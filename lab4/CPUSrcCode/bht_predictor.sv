==> flow/design.v <==
`timescale 1ns / 1ps
module bht_predictor #(
        parameter PC_CNT = 4
    )(
        input wire clk,
        input wire [31:0] PCF,
        input wire [31:0] PCE,
        input wire [31:0] BrNPCE,
        input wire branch_ex,
        input wire branch_hit_ex,
        input wire rst,
        output reg [31:0] pc_predict,
        output reg hit
    );
    localparam NUM_PC = 2 << PC_CNT;
    reg[31:0] pc_buffer[NUM_PC];     
    reg[31:0] dst_buffer[NUM_PC];    
    reg valid[NUM_PC];               
    reg [1:0]bht_buffer[NUM_PC];     
    wire [PC_CNT:0] pc_entry_ud;     
    wire [PC_CNT:0] pc_entry_if;     
    assign pc_entry_ud = PCE[PC_CNT+2:2];
    assign pc_entry_if = PCF[PC_CNT+2:2];
    always @(posedge clk or posedge rst) begin
        if (rst) begin
            for(integer i = 0; i < NUM_PC; ++i) begin
                pc_buffer[i] <= 0;
                dst_buffer[i] <= 0;
                valid[i] <= 0;
            end
        end
        else begin
            if (branch_ex) begin
                if(pc_buffer[pc_entry_ud] != PCE || valid[pc_entry_ud] == 1'b0) begin
                    pc_buffer[pc_entry_ud] <= PCE;
                    valid[pc_entry_ud] <= 1'b1;
                    if (branch_hit_ex) begin
                        bht_buffer[pc_entry_ud] <= 2'b10;
                    end
                    else begin
                        bht_buffer[pc_entry_ud] <= 2'b01;
                    end
                end
                else begin
                    if (branch_hit_ex) begin
                        dst_buffer[pc_entry_ud] <= BrNPCE;
                        if (bht_buffer[pc_entry_ud] != 2'b11) begin
                            bht_buffer[pc_entry_ud] <= bht_buffer[pc_entry_ud] + 1;
                        end
                    end
                    else begin
                        if (bht_buffer[pc_entry_ud] != 2'b00) begin
                            bht_buffer[pc_entry_ud] <= bht_buffer[pc_entry_ud] - 1;
                        end
                    end
                end
            end
        end
    end
    always @(*) begin
        if(pc_buffer[pc_entry_if] != PCF || valid[pc_entry_if] != 1'b1 || bht_buffer[pc_entry_if][1] == 1'b0) begin
            pc_predict <= PCF + 4;
            hit <= 0;
        end
        else begin
            pc_predict <= dst_buffer[pc_entry_if];
            hit <= 1'b1;
        end
    end
endmodule
[From RTL to reports: bht_predictor]
The steps from the RTL of bht_predictor to its reports follow in flow order.
Lines are those of the file above, counted from 1.
Operators: Yosys type, input widths -> output width; for muxes data width and select width s.
Cell names lack the library's common part.
A cell with -- has no value.
Set-up
  top module: bht_predictor
  clock input: clk
  standard-cell library: sky130hd
  corner: tt_025C_1v80

[Elaborated design]
Counts by Yosys on the flattened word-level netlist (proc, flatten, opt, wreduce). Print and check cells are left out. Cells with the same type and inputs are merged into one.
Storage and ports
  register bits: 2144
  latch bits: 0
  RAM bits: 0
  bits in read-only memories: 0
  clocked read ports x word width: 0
  memories kept: 0
  bits of input ports: 100
  output and inout bits: 33
  cells after elaboration: 618
Cells by class
  add/sub/neg operators: 3
  multiply operators: 0
  divide/modulo/power cells: 0
  order comparisons: 0
  equality and inequality tests: 66
  shifts and indexed selects: 0
  muxes and demuxes: 313
  bitwise logic cells: 5
  reductions and logical operators: 103
Operator list (count)
  $pmux 32 s32: 3
  $mux 2: 302
  $eq 5x5->1 const B: 32
  $reduce_and 5->1: 32
  $reduce_and 4->1: 32
  $pmux 2 s32: 2
  $reduce_and 3->1: 32
  $eq 5x4->1 const B: 16
  $ne 32x32->1: 2
  $pmux 1 s32: 2
  $mux 32: 2
  $eq 5x3->1 const B: 8
  $add 32x3->32 const B: 1
  $eq 5x2->1 const B: 4
  $eq 5x1->1 const B: 2
  $logic_not 5->1: 2
  $not 1->1: 5
  $logic_or 1x1->1: 3
  $ne 3x1->1 const B: 1
  $reduce_bool 3->1: 1
  $add 2x1->2 const B: 1
  $sub 2x1->2 const B: 1
  $ne 2x2->1 const B: 1
  $reduce_bool 2->1: 1
  $mux 1: 2

[Depth]
Yosys ltp: most cells in a row. Word level: on the elaborated netlist, between registers, memories and ports. Mapped: between sequential cells and ports; inverters and the memories' decode and read muxes count.
Depth
  depth in word-level cells: 17
  ABC_AREA: 1
  gate-level depth with buffers: 28
  gate-level depth less buffers: 23

[After synthesis]
Source: synth_stat.txt of the flow (Yosys; design flattened, memories mapped). It holds for the ABC_AREA given above (unset counts as 0); a run with the other value may have another netlist.
Cells by type
  dfrtp_1: count 2080, total area 5.2E+04 um^2
  nand2_1: count 8073, total area 3.03E+04 um^2
  nand4_1: count 1526, total area 9.55E+03 um^2
  nor2_1: count 1023, total area 3.84E+03 um^2
  nand3_1: count 679, total area 3.4E+03 um^2
  clkbuf_1: count 745, total area 2.8E+03 um^2
  edfxtp_1: count 64, total area 1.92E+03 um^2
  inv_1: count 460, total area 1.73E+03 um^2
  buf_2: count 256, total area 1.28E+03 um^2
  o21ai_0: count 199, total area 995.955 um^2
  a221oi_1: count 95, total area 832.048 um^2
  a22o_1: count 90, total area 788.256 um^2
  buf_1: count 180, total area 675.648 um^2
  buf_4: count 75, total area 563.04 um^2
  a21oi_1: count 86, total area 430.413 um^2
  or2_2: count 54, total area 337.824 um^2
  xor2_1: count 25, total area 218.96 um^2
  nor3_1: count 43, total area 215.206 um^2
Other cell types: 29; their cells: 195.
Synthesis totals
  standard cells after synthesis: 15948
  chip area (Yosys): 113307.4 um^2
  flip-flop cells: 2144
  buffer cells: 1258

[Worst setup path after synthesis]
Path of least setup slack by OpenSTA after synthesis, without wires, with an ideal clock, recovery checks aside; 20% of the period is set as input and as output delay. Where synthesis merged equal registers, the netlist keeps one of their names.
Timing path post-synthesis
  path kind: input to register
  start point: in rst
  end point: reg bht_buffer[15][0]
  clock period: 80.6 ns
  setup time: 0.401 ns
  launch time at the first pin: 16.120 ns
  arrival: 78.162 ns
  required time: 80.199 ns
  setup slack: 2.037 ns
  delay of the path: 62.443 ns
  stages on the path: 4
  path buffers: 1
  synthesis period reached: 78.563 ns
"delay of the path" = arrival - input delay + setup time.
"stages on the path": output pins that drive a net of the path, with the launching flip-flop's if there is one; two outputs of one cell count as two.
"synthesis period reached" is the clock period less the worst setup slack; recovery checks do not enter. This is arithmetic on one report: input and output delays are still those of the set period (20% each).
The rows between start and end are the longest chain of elaborated cells between them; the timing report does not say that the signal goes this way. Where chains are equally long, one stands for them.
Each line given opens the expression or statement behind the cell; cells for indexed reads and writes are added by Yosys, which also makes memories of some case tables.
At most two assigning lines are given for a register; there are more.
On the way, post-synthesis
  cells stage by stage: inv_1 > clkbuf_1 > nand2_1 > a21oi_1
  length of the longest elaborated chain: 2
RTL lines, path post-synthesis
  from (decl): line 11  | input wire rst,
  $not 1->1
  $reduce_and 5->1
  to (assign): line 48  | bht_buffer[pc_entry_ud] <= bht_buffer[pc_entry_ud] + 1;
  to (assign): line 53  | bht_buffer[pc_entry_ud] <= bht_buffer[pc_entry_ud] - 1;
  to (decl): line 19  | reg [1:0]bht_buffer[NUM_PC];

[Worst path after layout]
Path of least setup slack in the final report of job 1 (OpenROAD, finished layout, wires in). Where an end is a register, its clock arrival counts in the times.
Timing path post-layout
  path kind: input to output
  start point: in PCF[2]
  end point: out pc_predict[13]
  clock period: 107.0 ns
  launch time at the first pin: 21.40 ns
  arrival: 29.02 ns
  required time: 85.60 ns
  setup slack: 56.58 ns
  stages on the path: 25
  path buffers: 6
The rows between start and end are the longest chain of elaborated cells between them; the timing report does not say that the signal goes this way. Where chains are equally long, one stands for them.
On the way, post-layout
  cells stage by stage: clkdlybuf4s50_1 > inv_1 > ha_1 > nand3_1 > inv_4 > buf_4 > buf_4 > nand2_1 > o211ai_1 > nor2_1 > nand3_1 > nand2_1 > nand2_1 > nand2_1 > nor2_1 > nand2_1 > nor2_1 > nand2_1 > nor2_2 > buf_4 > nand2_1 > buf_16 > nand2_1 > nand2_1 > clkdlybuf4s50_1
  length of the longest elaborated chain: 6
RTL lines, path post-layout
  from (decl): line 6  | input wire [31:0] PCF,
  $eq 5x5->1: line 61  | if(pc_buffer[pc_entry_if] != PCF || valid[pc_entry_if] != 1'b1 || bht_buffer[pc_entry_if][1] == 1'b0) begin
  $pmux 32 s32: line 61
  $ne 32x32->1: line 61
  $logic_or 1x1->1 (2 in a row): line 61
  $mux 32: line 61
  to (decl): line 12  | output reg [31:0] pc_predict,

Settings and measured results of 2 stored flow runs for module bht_predictor (sky130hd), not sorted in any way. The constraints put input and output delay at 20% of the set period each and load the outputs with 0.01 pF.
"achieved clock period (ns)": clock period set for the run, less the worst setup slack. It is reckoned from that one timing run; input and output delays stay at 20% of the period that was set.
"worst setup path time (ns)" = time allowed to the worst setup path (clock period - input delay - output delay, where it has them) - its slack; a late launch clock adds to it, a late capture clock takes from it.
By "finish__power__total" is meant OpenSTA's value without simulated activity: inputs other than the clock are taken to toggle once in ten clock periods, and the tool carries that through the logic.

Flow files of job 1
==> flow/run.sh <==
#!/bin/bash
# the make line also repeats the synthesis and layout settings of config.mk as NAME=value (left out here)
make -C /OpenROAD-flow-scripts/flow DESIGN_CONFIG=/design/flow/config.mk WORK_HOME=/design/flow/orfs CLKGATE_MAP_FILE= finish
==> flow/config.mk <==
export PLATFORM = sky130hd
export DESIGN_NAME = bht_predictor
export DESIGN_NICKNAME = bht_predictor
export VERILOG_FILES = /design/flow/design.v
export SDC_FILE = /design/flow/constraint.sdc
export NUM_CORES = 4
export LEC_CHECK = 0
export ABC_AREA = 1
export CAP_MARGIN = 20
export CELL_PAD_IN_SITES_DETAIL_PLACEMENT = 2
export CELL_PAD_IN_SITES_GLOBAL_PLACEMENT = 1
export CORE_MARGIN = 2
export CORE_UTILIZATION = 36
export GPL_ROUTABILITY_DRIVEN = 1
export GPL_TIMING_DRIVEN = 1
export PLACE_DENSITY_LB_ADDON = 0.1
export SETUP_SLACK_MARGIN = 5.0
export SLEW_MARGIN = 20
==> flow/constraint.sdc <==
create_clock -name core_clock -period 107.0 [get_ports {clk}]
set_input_delay 21.4000 -clock core_clock [delete_from_list [all_inputs] [get_ports {clk}]]
set_output_delay 21.4000 -clock core_clock [all_outputs]
set_load 0.01 [all_outputs]

report of job 1
yosys chip area after synthesis (um^2): 113307.4
finish__design__die__area: 319248.0
finish__design__instance__area__stdcell: 128347.0
finish__design__instance__utilization: 0.4108
finish__timing__setup__ws: 56.577
finish__timing__setup__tns: 0.000
finish__timing__hold__ws: 0.471
finish__power__total: 2.190e-03
achieved clock period (ns): 50.423
worst setup path time (ns): 7.62
worst setup path kind: input to output

Flow files of job 2
==> flow/run.sh <==
#!/bin/bash
# the make line also repeats the synthesis and layout settings of config.mk as NAME=value (left out here)
make -C /OpenROAD-flow-scripts/flow DESIGN_CONFIG=/design/flow/config.mk WORK_HOME=/design/flow/orfs CLKGATE_MAP_FILE= finish
==> flow/config.mk <==
export PLATFORM = sky130hd
export DESIGN_NAME = bht_predictor
export DESIGN_NICKNAME = bht_predictor
export VERILOG_FILES = /design/flow/design.v
export SDC_FILE = /design/flow/constraint.sdc
export NUM_CORES = 4
export LEC_CHECK = 0
export CAP_MARGIN = 20
export CORE_MARGIN = 2
export CORE_UTILIZATION = 40
export SETUP_SLACK_MARGIN = -0.46
export SLEW_MARGIN = 20
==> flow/constraint.sdc <==
create_clock -name core_clock -period 72.8 [get_ports {clk}]
set_input_delay 14.5600 -clock core_clock [delete_from_list [all_inputs] [get_ports {clk}]]
set_output_delay 14.5600 -clock core_clock [all_outputs]
set_load 0.01 [all_outputs]

report of job 2
yosys chip area after synthesis (um^2): 102388.2
finish__design__die__area: 260034.0
finish__design__instance__area__stdcell: 115349.0
finish__design__instance__utilization: 0.4534
finish__timing__setup__ws: 36.372
finish__timing__setup__tns: 0.000
finish__timing__hold__ws: 0.482
finish__power__total: 3.006e-03
achieved clock period (ns): 36.428
worst setup path time (ns): 7.31
worst setup path kind: input to output
